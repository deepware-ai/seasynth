==> flow/design.v <==
module uart_transmitter
(
    input clk,
    input tx_start,
    input [7:0] tx_byte,
    output tx,
    output tx_done
);
reg [1:0] state;
localparam [1:0]
    IDLE  = 2'b00,
    START = 2'b01,
    DATA  = 2'b10,
    STOP  = 2'b11;
reg [8:0] sample_counter;
localparam [8:0] BAUD_TICK = 9'd435;
reg [7:0] tx_byte_buffer;
reg tx_done_buffer;
reg tx_reg;
reg [2:0] tx_byte_counter;
initial
begin
    state = IDLE;
    tx_reg <= 1;
    tx_byte_buffer = 0;
    sample_counter = 0;
    tx_done_buffer = 1;
    tx_byte_counter = 0;
end
always@(posedge clk)
begin
    case (state)
    IDLE:
    begin
        tx_byte_buffer <= 0;
        sample_counter <= 0;
        tx_done_buffer <= 1;
        tx_byte_counter <= 0;
        tx_reg <= 1;
        if (tx_start)
        begin
            state <= START;
            tx_byte_buffer <= tx_byte;
            tx_done_buffer <= 0;
        end
    end
    START:
    begin
        tx_reg <= 0;
        if (sample_counter == BAUD_TICK)
        begin
            state <= DATA;
            sample_counter <= 0;
        end
        else
            sample_counter <= sample_counter + 1;
    end
    DATA:
    begin
        if (sample_counter == BAUD_TICK)
        begin
            tx_byte_buffer <= tx_byte_buffer >> 1;
            tx_byte_counter <= tx_byte_counter + 1;
            if (tx_byte_counter == 7)
            begin
                state <= STOP;
                tx_reg <= 1;
                tx_byte_counter <= 0;
            end
            sample_counter <= 0;
        end
        else
        begin
            tx_reg <= tx_byte_buffer[0];
            sample_counter <= sample_counter + 1;
        end
    end
    STOP:
    begin
        if (sample_counter == BAUD_TICK)
        begin
            sample_counter <= 0;
            tx_done_buffer <= 1;
            state <= IDLE;
        end
        else
            sample_counter <= sample_counter + 1;
    end
    endcase
end
assign tx = tx_reg;
assign tx_done = tx_done_buffer;
endmodule
# ---- Step by step through the tools: uart_transmitter
# The steps from the RTL of uart_transmitter to its reports follow in flow order.
# Lines are those of the file above, counted from 1.
# Operators: Yosys type, input widths -> output width; for muxes data width and select width s.
# Library cell names are shortened.
# Not given: --
dict set report setup {
  top_module {uart_transmitter}
  clock {clk}
  library {sky130hd}
  corner {tt_025C_1v80}
}

# ---- Elaborated design
# Source: Yosys, flattened and elaborated, memories not mapped. Widths are those after wreduce. Registers that Yosys merges into a memory's read port (data or address) are not register bits. Print and check cells do not count. Equal cells are merged and count once.
dict set report op_classes {
  n_addsub 2
  n_eq 11
  n_mux 20
  n_reduce_logical 10
}
# op count
set op_table {}
lappend op_table {{$pmux 9 s2} 1}
lappend op_table {{$pmux 8 s2} 1}
lappend op_table {{$mux 8} 2}
lappend op_table {{$ne 2x2->1 const B} 5}
lappend op_table {{$mux 2} 5}
lappend op_table {{$add 9x1->9 const B} 1}
lappend op_table {{$eq 9x9->1 const B} 1}
lappend op_table {{$mux 9} 1}
lappend op_table {{$pmux 2 s4} 1}
lappend op_table {{$reduce_and 2->1} 3}
lappend op_table {{$reduce_and 6->1} 1}
lappend op_table {{$pmux 3 s2} 1}
lappend op_table {{$mux 3} 2}
lappend op_table {{$eq 2x2->1 const B} 2}
lappend op_table {{$reduce_bool 2->1} 2}
lappend op_table {{$reduce_bool 4->1} 1}
lappend op_table {{$mux 1} 4}
lappend op_table {{$add 3x1->3 const B} 1}
lappend op_table {{$eq 3x3->1 const B} 1}
lappend op_table {{$ne 3x3->1 const B} 1}
lappend op_table {{$reduce_bool 3->1} 1}
lappend op_table {{$reduce_or 3->1} 1}
lappend op_table {{$pmux 1 s3} 1}
lappend op_table {{$eq 2x1->1 const B} 1}
lappend op_table {{$logic_not 2->1} 1}
lappend op_table {{$pmux 1 s2} 1}
dict set report bits {
  register_bits 24
  input_bits 10
  out_inout_bits 2
  word_cells 49
}

# ---- Logic depth
# Yosys ltp: most cells in a row. Word level: on the elaborated netlist, between registers, memories and ports. Mapped: between sequential cells and ports; inverters and the memories' decode and read muxes count.
dict set report depth {
  ltp_word 4
  abc_area 0
  depth_mapped 5
  mapped_depth_nobuf 5
}

# ---- Mapped cells and area
# Source: synth_stat.txt of the flow (Yosys; design flattened, memories mapped). It holds for the ABC_AREA given above (unset counts as 0); a run with the other value may have another netlist.
# The area totals of this step are shown rounded.
# type count
set by_type {}
lappend by_type {edfxtp_1 15}
lappend by_type {dfxtp_1 9}
lappend by_type {ha_1 8}
lappend by_type {a22o_1 6}
lappend by_type {nor3_1 7}
lappend by_type {nand4bb_4 1}
lappend by_type {mux2_2 2}
lappend by_type {nand2_1 6}
lappend by_type {a31oi_1 3}
lappend by_type {and2_1 3}
lappend by_type {inv_1 5}
lappend by_type {nor2b_1 3}
lappend by_type {xor2_1 2}
lappend by_type {nor3_4 1}
lappend by_type {nand3_1 3}
lappend by_type {nand2b_1 2}
lappend by_type {nand4_2 1}
lappend by_type {or3_1 2}
# Not listed: further types 16, cells in them 19.
dict set report synth_totals {
  mapped_cells 98
  mapped_area_um2 1180
  ff_cells 24
  buffers 3
}

# ---- Worst setup path after synthesis
# OpenSTA on the mapped netlist: ideal clock, no wires. The path of least setup slack (recovery checks aside). Input and output delay are each 20% of the period. Register names are those of the netlist, which keeps one name where synthesis merged equal registers.
dict set report synth_path {
  path_type {register to register}
  startpoint {register sample_counter[0]}
  endpoint {register tx_byte_buffer[0]}
  clock_period_ns 2.19
  t_first_pin_ns 0.000
  arrival_ns 1.428
  required_ns 1.871
  slack_ns 0.443
  delay_ns 1.747
  stages 5
  period_less_setup_slack_ns 1.747
}
# "delay_ns" is the arrival time less input delay plus setup time.
# "stages" counts driving pins, that of a launching flip-flop among them; a cell with two outputs on the path counts twice.
# "period_less_setup_slack_ns" = period - worst setup slack (recovery checks aside). The figure is calculated, with input and output delays left at 20% of the set period.
# Between the ends stands the longest chain of elaborated cells between them, by number of cells; it is not shown to be the way that was timed. Of several equally long chains one is given.
# A line is the first line of the expression or statement that the cell stems from. Yosys adds cells for indexed reads and writes and turns some case tables into memories.
# At most two assigning lines are given for a register; there are more.
# Only ways into the end's enable, where the timed path ends, are counted here.
dict set report synth_via {
  path_cell_list {dfxtp_1 > ha_1 > nand4bb_4 > nor3_4 > mux2_2}
  elab_chain_cells 3
}
# item line_no
set synth_lines {}
lappend synth_lines {{from (decl)} 15} ;# reg [8:0] sample_counter;
lappend synth_lines {{from (assign)} 56} ;# sample_counter <= sample_counter + 1;
lappend synth_lines {{from (assign)} 75} ;# sample_counter <= sample_counter + 1;
lappend synth_lines {{$eq 9x9->1} 60} ;# if (sample_counter == BAUD_TICK)
lappend synth_lines {{$ne 2x2->1} --}
lappend synth_lines {{$reduce_and 2->1} --}
lappend synth_lines {{to (assign)} 43} ;# tx_byte_buffer <= tx_byte;
lappend synth_lines {{to (assign)} 62} ;# tx_byte_buffer <= tx_byte_buffer >> 1;
lappend synth_lines {{to (decl)} 17} ;# reg [7:0] tx_byte_buffer;

# ---- Worst path after layout
# Path of least setup slack in the final report of flow run A (OpenROAD, finished layout, wires in). Where an end is a register, its clock arrival counts in the times.
dict set report layout_path {
  path_type {register to register}
  startpoint {register sample_counter[0]}
  endpoint {register state[0]}
  clock_period_ns 1.29
  t_first_pin_ns 0.27
  arrival_ns 1.54
  required_ns 1.28
  slack_ns -0.25
  stages 6
}
# Between the ends stands the longest chain of elaborated cells between them, by number of cells; it is not shown to be the way that was timed. Of several equally long chains one is given.
# At most two assigning lines are given for a register; there are more.
# Only ways into the end's enable, where the timed path ends, are counted here.
dict set report layout_via {
  path_cell_list {dfxtp_4 > ha_4 > nand4bb_4 > nor3_4 > buf_6 > o21a_1}
  elab_chain_cells 3
}
# item line_no
set layout_lines {}
lappend layout_lines {{from (decl)} 15} ;# reg [8:0] sample_counter;
lappend layout_lines {{from (assign)} 56} ;# sample_counter <= sample_counter + 1;
lappend layout_lines {{from (assign)} 75} ;# sample_counter <= sample_counter + 1;
lappend layout_lines {{$eq 9x9->1} 80} ;# if (sample_counter == BAUD_TICK)
lappend layout_lines {{$ne 2x2->1} --}
lappend layout_lines {{$reduce_and 6->1} --}
lappend layout_lines {{to (assign)} 66} ;# state <= STOP;
lappend layout_lines {{to (assign)} 84} ;# state <= IDLE;
lappend layout_lines {{to (decl)} 9} ;# reg [1:0] state;

; Settings and measured results of 2 stored flow runs for module uart_transmitter (sky130hd), not sorted in any way. The constraints put input and output delay at 20% of the set period each and load the outputs with 0.01 pF.
; "worst_path_ns" means the part of the period allowed to the worst setup path (the constraints hold back 20% at inputs and 20% at outputs) less its slack; where the path has registers, the arrival times of their clocks count too.
; "power.total_mw" is the tool's figure for a default switching activity; nothing was simulated.
; Values from the reports are rounded here.

[flow run A: settings]
period_ns = 1.29
CORE_UTILIZATION = 34
SETUP_SLACK_MARGIN = 0.31
PLACE_DENSITY_LB_ADDON = 0.17
CORE_ASPECT_RATIO = 0.94
CELL_PAD_IN_SITES_GLOBAL_PLACEMENT = 0
CELL_PAD_IN_SITES_DETAIL_PLACEMENT = 0
ABC_AREA = 0
GPL_TIMING_DRIVEN = 0
GPL_ROUTABILITY_DRIVEN = 1
CAP_MARGIN = 30
SLEW_MARGIN = 30
MIN_ROUTING_LAYER = met1
CORE_MARGIN = 2
[flow run A: results]
stdcell_area_um2 = 1873
worstSetupSlack_ns = -0.255
total_negative_slack_ns = -5.691
final_die_area_um2 = 3958
power.total_mw = 4.236
worst_hold_slack_ns = 0.524
yosys_chip_area_um2 = 1180
worst_path_ns = 1.54
critical_path_type = register to register

[flow run B: settings]
period_ns = 1.86
CORE_UTILIZATION = 70
CAP_MARGIN = 20
CORE_MARGIN = 2
SLEW_MARGIN = 20
[flow run B: results]
stdcell_area_um2 = 1378
worstSetupSlack_ns = 0.113
total_negative_slack_ns = 0.000
final_die_area_um2 = 2030
power.total_mw = 2.104
worst_hold_slack_ns = 0.527
yosys_chip_area_um2 = 1180
worst_path_ns = 1.75
critical_path_type = register to register
