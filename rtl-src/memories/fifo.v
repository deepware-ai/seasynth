==> flow/design.v <==
module fifo (fifo_clk, fifo_we, fifo_re, fifo_in, fifo_almost_full, 
    fifo_full, fifo_almost_empty, fifo_empty, fifo_out);
    parameter WIDTH = 16;
    parameter DEPTH = 256;
    parameter ALMOST_FULL_DEPTH_VAL = 252;
    parameter ALMOST_EMPTY_DEPTH_VAL = 4;
    input fifo_clk;
    input fifo_we;
    input fifo_re;
    input signed [WIDTH-1:0] fifo_in;
    output fifo_almost_full;
    output fifo_full;
    output fifo_almost_empty;
    output fifo_empty;
    output signed [WIDTH-1:0] fifo_out;	
function integer log2;
    input [31:0] value;
    begin
        value = value -1 ;
        for (log2 = 0; value > 0; log2 = log2 + 1)
        begin
            value = value >> 1;
        end
    end
endfunction
reg signed [WIDTH-1:0] fifo_mem [0:DEPTH-1];
reg [log2(DEPTH)-1:0] fifo_head, fifo_tail;
reg [log2(DEPTH)-1:0] fifo_count;
integer i;
initial
begin
    for (i = 0; i < DEPTH-1; i = i + 1)
    begin
        fifo_mem[i] = 0;
    end
    fifo_head  = 0;
    fifo_tail  = 0;
    fifo_count = 0;
end
always@(posedge fifo_clk)
begin
    if (fifo_we && fifo_re)
    begin
        fifo_count <= fifo_count + 1;
    end
    else if (!fifo_we && fifo_re)
    begin
        fifo_count <= fifo_count - 1;
    end
    if (fifo_we && !fifo_full)
    begin
        if (fifo_tail == DEPTH-1)
        begin
            fifo_tail <= 0;
        end
        else
        begin
            fifo_tail <= fifo_tail + 1;
        end
    end
    if (fifo_re && !fifo_empty)
    begin
        if (fifo_head == DEPTH-1)
        begin
            fifo_head <= 0;
        end
        else
        begin
            fifo_head <= fifo_head + 1;
        end
    end
    if (fifo_we)
    begin
        fifo_mem[fifo_tail] <= fifo_in;
    end
end
assign fifo_out = fifo_mem[fifo_head];
assign fifo_almost_empty = (fifo_count <= ALMOST_EMPTY_DEPTH_VAL) ? 1 : 0;
assign fifo_almost_full = (fifo_count >= ALMOST_FULL_DEPTH_VAL) ? 1 : 0;
assign fifo_empty = (fifo_count == 0) ? 1 : 0;
assign fifo_full = (fifo_count == DEPTH-1) ? 1 : 0;
endmodule
==> From RTL to reports: fifo <==
What the tools print for fifo, step after step.
Lines are those of the file above, counted from 1.
Cell names lack the library's common part.
{ "setup": {"design": "fifo", "clock": "fifo_clk", "cell_library": "sky130hd", "corner": "tt_025C_1v80"} }

==> Elaborated design <==
Source: Yosys, flattened and elaborated, memories not mapped. Widths are those after wreduce. Registers that Yosys merges into a memory's read port (data or address) are not register bits. Print and check cells do not count. Equal cells are merged and count once.
Yosys's memory passes give these memory sizes; they may raise the number of words (mostly to a power of two), join words into wider ones and drop unused or constant bits.
{ "bits": {"mem_count": 1, "reg_bits": 24, "word_cells": 31, "in_bits": 19, "output_inout_bits": 20, "mem_bits_rw": 4096} }
{ "memory_table": {"columns": ["memory", "size", "width", "rd", "wr", "line", "text"], "rows": [
  ["fifo_mem", 256, 16, 1, 1, 26, "reg signed [WIDTH-1:0] fifo_mem [0:DEPTH-1];"]
]} }
{ "classes": {"n_cmp": 2, "n_mux": 9, "add_sub_neg": 4, "n_reduce_logical": 9, "equal": 3} }
{ "ops": {"columns": ["cell", "n"], "rows": [
  ["8-bit by 1-bit adder with 8-bit output (second input constant)", 3],
  ["8-bit == test (second input constant)", 3],
  ["8-bit two-way mux", 3],
  ["16-bit two-way mux", 1],
  ["8-bit by 1-bit subtractor with 8-bit output (second input constant)", 1],
  ["8-bit by 3-bit <= comparator with 1-bit output (second input constant)", 1],
  ["8-bit greater-or-equal comparator (second input constant)", 1],
  ["8-bit logical NOT", 1],
  ["1-bit two-way mux", 5],
  ["1-bit logical AND", 4],
  ["1-bit logical NOT", 3],
  ["2-bit nonzero test", 1]
]} }

==> Depth <==
Longest topological path by Yosys (ltp), each cell counted once; first at word level (registers and memories cut), then after technology mapping (sequential cells cut; the memories' decode and read muxes count).
{ "depth": {"depth_word": 4, "ABC_AREA": 0, "depth_mapped": 11, "depth_no_buf": 8} }

==> Synthesis result <==
Source: synth_stat.txt of the flow (Yosys; design flattened, memories mapped). It holds for the ABC_AREA given above (unset counts as 0); a run with the other value may have another netlist.
{ "types": {"columns": ["cell_type", "n", "type_area_um2"], "rows": [
  ["edfxtp_1", 4120, 1.24E+05],
  ["mux4_2", 1013, 2.28E+04],
  ["mux2i_1", 182, 1.82E+03],
  ["a22oi_1", 201, 1.51E+03],
  ["nor2_1", 288, 1.08E+03],
  ["buf_2", 147, 735.706],
  ["a221oi_1", 76, 665.638],
  ["clkbuf_1", 173, 649.373],
  ["o21ai_0", 116, 580.557],
  ["nand2_1", 133, 499.229],
  ["nand3_1", 95, 475.456],
  ["a21oi_1", 62, 310.298],
  ["a22o_1", 30, 262.752],
  ["o221ai_1", 26, 227.718],
  ["buf_1", 48, 180.173],
  ["buf_6", 16, 180.173],
  ["buf_4", 22, 165.158],
  ["ha_1", 11, 137.632]
]} }
Not listed: further types 43, cells in them 244.
{ "mapped": {"mapped_cells": 7003, "flip_flops": 4120, "synth_area_um2": 157830.1, "sequential_area_um2": 123718.7} }

==> Timing after synthesis <==
Path of least setup slack by OpenSTA after synthesis, without wires, with an ideal clock, recovery checks aside; 20% of the period is set as input and as output delay. Where synthesis merged equal registers, the netlist keeps one of their names.
{ "synth_timing": {"path_kind": "register to output", "startpoint": "register fifo_head[0]", "endpoint": "output port fifo_out[15]", "path_slack_ns": 0.163, "period_ns": 3.16, "required_time_ns": 2.528, "delay_ns": 2.365, "t_first_pin_ns": 0.000, "stages": 9, "out_delay_ns": 0.632, "arrival_ns": 2.365, "n_path_buf": 3, "period_less_setup_slack_ns": 2.997} }
"delay_ns" = arrival - input delay + setup time.
At an output port there is no setup time.
"stages" counts driving pins, that of a launching flip-flop among them; a cell with two outputs on the path counts twice.
"period_less_setup_slack_ns" is the clock period less the worst setup slack; recovery checks do not enter. This is arithmetic on one report: input and output delays are still those of the set period (20% each).
The rows between start and end are the longest chain of elaborated cells between them; the timing report does not say that the signal goes this way. Where chains are equally long, one stands for them.
Each line given opens the expression or statement behind the cell; cells for indexed reads and writes are added by Yosys, which also makes memories of some case tables.
The chain passes a memory read, where the word-level depth is cut; so it can be longer than that depth.
{ "synth_between": {"cell_sequence": "edfxtp_1 -> buf_6 -> buf_2 -> buf_2 -> mux4_2 -> a221oi_1 -> o21ai_0 -> a22o_1 -> a31o_2", "elab_chain_cells": 1} }
{ "synth_lines": {"columns": ["item", "line", "text"], "rows": [
  ["start: declaration", 27, "reg [log2(DEPTH)-1:0] fifo_head, fifo_tail;"],
  ["start: assignment", 65, "fifo_head <= 0;"],
  ["start: assignment", 69, "fifo_head <= fifo_head + 1;"],
  ["memory read 256 x 16 bit", 26, "reg signed [WIDTH-1:0] fifo_mem [0:DEPTH-1];"],
  ["end: declaration", 15, "output signed [WIDTH-1:0] fifo_out;"]
]} }

==> Worst path after layout <==
From the final timing report of flow run A: the path of least setup slack in the routed layout; clock arrival at registers is part of the times.
{ "layout_timing": {"path_kind": "register to output", "startpoint": "register fifo_head[0]", "endpoint": "output port fifo_out[14]", "period_ns": 3.55, "n_path_buf": 5, "path_slack_ns": -1.45, "t_first_pin_ns": 0.92, "stages": 11, "required_time_ns": 2.84, "arrival_ns": 4.29, "out_delay_ns": 0.71} }
The rows between start and end are the longest chain of elaborated cells between them; the timing report does not say that the signal goes this way. Where chains are equally long, one stands for them.
The chain passes a memory read, where the word-level depth is cut; so it can be longer than that depth.
{ "layout_between": {"cell_sequence": "edfxtp_1 -> buf_6 -> buf_12 -> buf_16 -> buf_12 -> mux4_2 -> mux4_2 -> o211ai_1 -> nand2_2 -> a31o_4 -> buf_6", "elab_chain_cells": 1} }
{ "layout_lines": {"columns": ["item", "line", "text"], "rows": [
  ["start: declaration", 27, "reg [log2(DEPTH)-1:0] fifo_head, fifo_tail;"],
  ["start: assignment", 65, "fifo_head <= 0;"],
  ["start: assignment", 69, "fifo_head <= fifo_head + 1;"],
  ["memory read 256 x 16 bit", 26, "reg signed [WIDTH-1:0] fifo_mem [0:DEPTH-1];"],
  ["end: declaration", 15, "output signed [WIDTH-1:0] fifo_out;"]
]} }

## Implementation results

Measured data: module fifo, platform sky130hd, 2 stored runs of the flow under differing settings, order arbitrary. Input and output delays are each 20% of the period that was set; the output load is 0.01 pF.
"achieved_period_ns" is the run's clock period less its worst setup slack. It is reckoned from that one timing run; input and output delays stay at 20% of the period that was set.
"worst_setup_path_time_ns" is the time allowed to the run's worst setup path (the clock period less input and output delay, where it has them) less its slack. Clock arrival times count: a late capture clock shortens it, a late launch clock lengthens it.
"power_total_uw" rests on the timing tool's default activity at the inputs, not on a simulated workload.
[
  {
    "run": "flow run A",
    "settings": { "period_ns": 3.55, "CAP_MARGIN": 20, "CORE_MARGIN": 2, "CORE_UTILIZATION": 40, "SLEW_MARGIN": 20 },
    "results": { "synthesis_area_um2": 157830.1, "die_area_um2": 399614.0, "finish.stdcell_area_um2": 189886.0, "utilization_frac": 0.484, "worstSetupSlack_ns": -1.454, "timing.setup.tns_ns": -20.665, "final_hold_ws_ns": 0.234, "power_total_uw": 107661, "achieved_period_ns": 5.004, "worst_setup_path_time_ns": 4.29, "worst_path_kind": "register to output" }
  },
  {
    "run": "flow run B",
    "settings": { "period_ns": 1.91, "CORE_UTILIZATION": 50, "PLACE_DENSITY_LB_ADDON": 0.08, "CELL_PAD_IN_SITES_DETAIL_PLACEMENT": 2, "TNS_END_PERCENT": 60, "GPL_TIMING_DRIVEN": 0, "CTS_CLUSTER_DIAMETER": 362, "SLEW_MARGIN": 40, "MIN_ROUTING_LAYER": "met2", "CAP_MARGIN": 20, "CORE_MARGIN": 2 },
    "outcome": "no final report: routing broke off with GRT-0116"
  }
]
